==> flow/design.v <==
module ps2_kb(
    input wire rst,
    input wire clk,
    inout wire data_pin,
    inout wire clk_pin,
    output reg [15:0] input_keys,
    output reg [4:0] newest_key_down,
    input wire clear_newest_key_down
);
function [4:0] keycode(input [7:0] ps2_code);
    case (ps2_code)
        8'h22: keycode = 0;
        8'h16: keycode = 1;
        8'h1E: keycode = 2;
        8'h26: keycode = 3;
        8'h15: keycode = 4;
        8'h1D: keycode = 5;
        8'h24: keycode = 6;
        8'h1C: keycode = 7;
        8'h1B: keycode = 8;
        8'h23: keycode = 9;
        8'h1A: keycode = 10;
        8'h21: keycode = 11;
        8'h25: keycode = 12;
        8'h2D: keycode = 13;
        8'h2B: keycode = 14;
        8'h2A: keycode = 15;
        default: keycode = 16;
    endcase
endfunction
reg prev_byte_was_release;
reg parity_fail;
reg [7:0] current_byte;
reg [4:0] current_keycode;
reg [3:0] bit_counter;
assign clk_pin = clk;
always @(negedge clk or posedge rst or posedge clear_newest_key_down) begin: ps2_block
    if (rst) begin
        bit_counter <= 0;
        current_byte <= 0;
        prev_byte_was_release <= 0;
        parity_fail <= 0;
        input_keys <= 0;
        newest_key_down <= 16;
        current_keycode <= 16;
    end else if (clear_newest_key_down) begin
        newest_key_down <= 16;
    end else begin
        bit_counter <= bit_counter + 4'b1;
        if (bit_counter == 0) begin
            if (data_pin) begin
                bit_counter <= 0;
            end
        end else if (bit_counter <= 8) begin
            current_byte[bit_counter[2:0]] <= data_pin;
        end else if (bit_counter == 9) begin
            parity_fail <= (^current_byte == data_pin);
            current_keycode <= keycode(current_byte);
        end else begin
            bit_counter <= 0;
            current_byte <= 0;
            prev_byte_was_release <= 0;
            parity_fail <= 0;
            current_keycode <= 16;
            if (parity_fail == 0 && data_pin != 0) begin
                if (current_byte == 8'hF0) begin
                    prev_byte_was_release <= 1;
                end else begin
                    if (current_keycode < 16) begin
                        input_keys[current_keycode[3:0]] <= ~prev_byte_was_release;
                        if (!prev_byte_was_release && !input_keys[current_keycode[3:0]]) begin
                            newest_key_down <= current_keycode;
                        end
                    end
                end
            end
        end
    end
end
endmodule
[From RTL to reports: ps2_kb]
The steps from the RTL of ps2_kb to its reports follow in flow order.
Line numbers count from 1 in the design file above.
Operators: Yosys type, input widths -> output width; for muxes data width and select width s.
A cell with -- has no value.
Inputs
  design top: ps2_kb
  clock input: clk
  cell library: sky130hd
  library corner: tt_025C_1v80

[After elaboration]
Source: Yosys, flattened and elaborated, memories not mapped. Widths are those after wreduce. Registers that Yosys merges into a memory's read port (data or address) are not register bits. Print and check cells do not count. Equal cells are merged and count once.
Memory sizes are those after Yosys's memory passes, which may raise the word count (mostly to a power of two), join words into wider ones and drop unused or constant bits.
Storage and ports
  register bits after elaboration: 40
  bits in read-only memories: 320
  memory cells: 1
  input port bits: 3
  output and inout bits: 23
  word-level cells: 86
Memory list
  (no name shown): words 64, bits a word 5, read ports 1, write ports 0, RTL line 11  | case (ps2_code)
Cells by class
  $add $sub $neg: 3
  $lt $le $gt $ge: 2
  eq/ne operators: 4
  shifts and indexed selects: 5
  multiplexer cells: 35
  bitwise logic cells: 16
  reduce/logical cells: 13
Operators by type and width (number)
  $mux 16: 4
  $mux 8: 6
  $not 16->16: 2
  $mux 4: 8
  $mux 5: 6
  $shift 1x5->16: 1
  $shift 1x5->16 const A: 1
  $and 16x16->16: 1
  $or 16x16->16: 1
  $shiftx 16x4->1: 1
  $not 8->8: 2
  $mux 1: 11
  $shift 1x4->8: 1
  $shift 1x4->8 const A: 1
  $eq 8x8->1 const B: 1
  $and 8x8->8: 1
  $or 8x8->8: 1
  $reduce_xor 8->1: 1
  $reduce_and 7->1: 1
  $not 1->1: 6
  $reduce_and 6->1: 1
  $neg 4->5: 1
  $lt 5x5->1 const B: 1
  $not 5->5: 1
  $reduce_and 2->1: 2
  $neg 3->4: 1
  $add 4x1->4 const B: 1
  $le 4x4->1 const B: 1
Other operator kinds: 10; their cells: 12.

[Depth]
Longest topological path by Yosys (ltp), each cell counted once; first at word level (registers and memories cut), then after technology mapping (sequential cells cut; the memories' decode and read muxes count).
Logic depth
  depth in word-level cells: 6
  ABC_AREA: 0
  mapped depth: 7
  mapped depth without buffers: 5

[Synthesis result]
Yosys stat after the flow's synthesis: flattened, memories mapped to cells. It holds for the ABC_AREA given above (unset counts as 0); a run with the other value may have another netlist.
Mapped netlist
  cells in the netlist: 379
  cell area after synthesis: 3412.0 µm²
  area of sequential cells: 1265.0 µm²
  mapped flip-flops: 40
  buffer cells: 28
Cell types (number)
  sky130_fd_sc_hd__dfbbn_1: 35
  sky130_fd_sc_hd__a21oi_1: 48
  sky130_fd_sc_hd__ha_1: 17
  sky130_fd_sc_hd__nand2_1: 51
  sky130_fd_sc_hd__inv_1: 36
  sky130_fd_sc_hd__mux4_2: 6
  sky130_fd_sc_hd__a22o_1: 15
  sky130_fd_sc_hd__dfrtn_1: 4
  sky130_fd_sc_hd__nand4_1: 16
  sky130_fd_sc_hd__clkbuf_1: 24
  sky130_fd_sc_hd__xnor2_1: 9
  sky130_fd_sc_hd__and3_1: 9
  sky130_fd_sc_hd__nand2b_1: 9
  sky130_fd_sc_hd__mux2i_1: 5
  sky130_fd_sc_hd__mux2_4: 3
  sky130_fd_sc_hd__o21ai_1: 9
  sky130_fd_sc_hd__nor2_1: 11
  sky130_fd_sc_hd__nor3b_1: 5
Not listed: further types 40, cells in them 67.

Add stored flow runs of ps2_kb

Design ps2_kb on sky130hd. What follows are 2 stored runs of the flow, each under its own settings; their order means nothing. The constraints put input and output delay at 20% of the set period each and load the outputs with 0.01 pF.

Flow files of job 1
==> flow/run.sh <==
#!/bin/bash
# the make line also repeats the synthesis and layout settings of config.mk as NAME=value (left out here)
make -C /OpenROAD-flow-scripts/flow DESIGN_CONFIG=/design/flow/config.mk WORK_HOME=/design/flow/orfs CLKGATE_MAP_FILE= finish
==> flow/config.mk <==
export PLATFORM = sky130hd
export DESIGN_NAME = ps2_kb
export DESIGN_NICKNAME = ps2_kb
export VERILOG_FILES = /design/flow/design.v
export SDC_FILE = /design/flow/constraint.sdc
export NUM_CORES = 4
export LEC_CHECK = 0
export CAP_MARGIN = 20
export CORE_MARGIN = 2
export CORE_UTILIZATION = 40
export SLEW_MARGIN = 20
==> flow/constraint.sdc <==
create_clock -name core_clock -period 4.49 [get_ports {clk}]
set_input_delay 0.8980 -clock core_clock [delete_from_list [all_inputs] [get_ports {clk}]]
set_output_delay 0.8980 -clock core_clock [all_outputs]
set_load 0.01 [all_outputs]

report of job 1: did not finish, route, RSZ-0074

Flow files of job 2
==> flow/run.sh <==
#!/bin/bash
# the make line also repeats the synthesis and layout settings of config.mk as NAME=value (left out here)
make -C /OpenROAD-flow-scripts/flow DESIGN_CONFIG=/design/flow/config.mk WORK_HOME=/design/flow/orfs CLKGATE_MAP_FILE= finish
==> flow/config.mk <==
export PLATFORM = sky130hd
export DESIGN_NAME = ps2_kb
export DESIGN_NICKNAME = ps2_kb
export VERILOG_FILES = /design/flow/design.v
export SDC_FILE = /design/flow/constraint.sdc
export NUM_CORES = 4
export LEC_CHECK = 0
export ABC_AREA = 0
export CAP_MARGIN = 20
export CORE_ASPECT_RATIO = 0.74
export CORE_MARGIN = 9
export CORE_UTILIZATION = 37
export GPL_ROUTABILITY_DRIVEN = 0
export GPL_TIMING_DRIVEN = 0
export PLACE_DENSITY_LB_ADDON = 0.24
export SLEW_MARGIN = 10
export TNS_END_PERCENT = 10
==> flow/constraint.sdc <==
create_clock -name core_clock -period 5.96 [get_ports {clk}]
set_input_delay 1.1920 -clock core_clock [delete_from_list [all_inputs] [get_ports {clk}]]
set_output_delay 1.1920 -clock core_clock [all_outputs]
set_load 0.01 [all_outputs]

report of job 2: did not finish, route, RSZ-0074
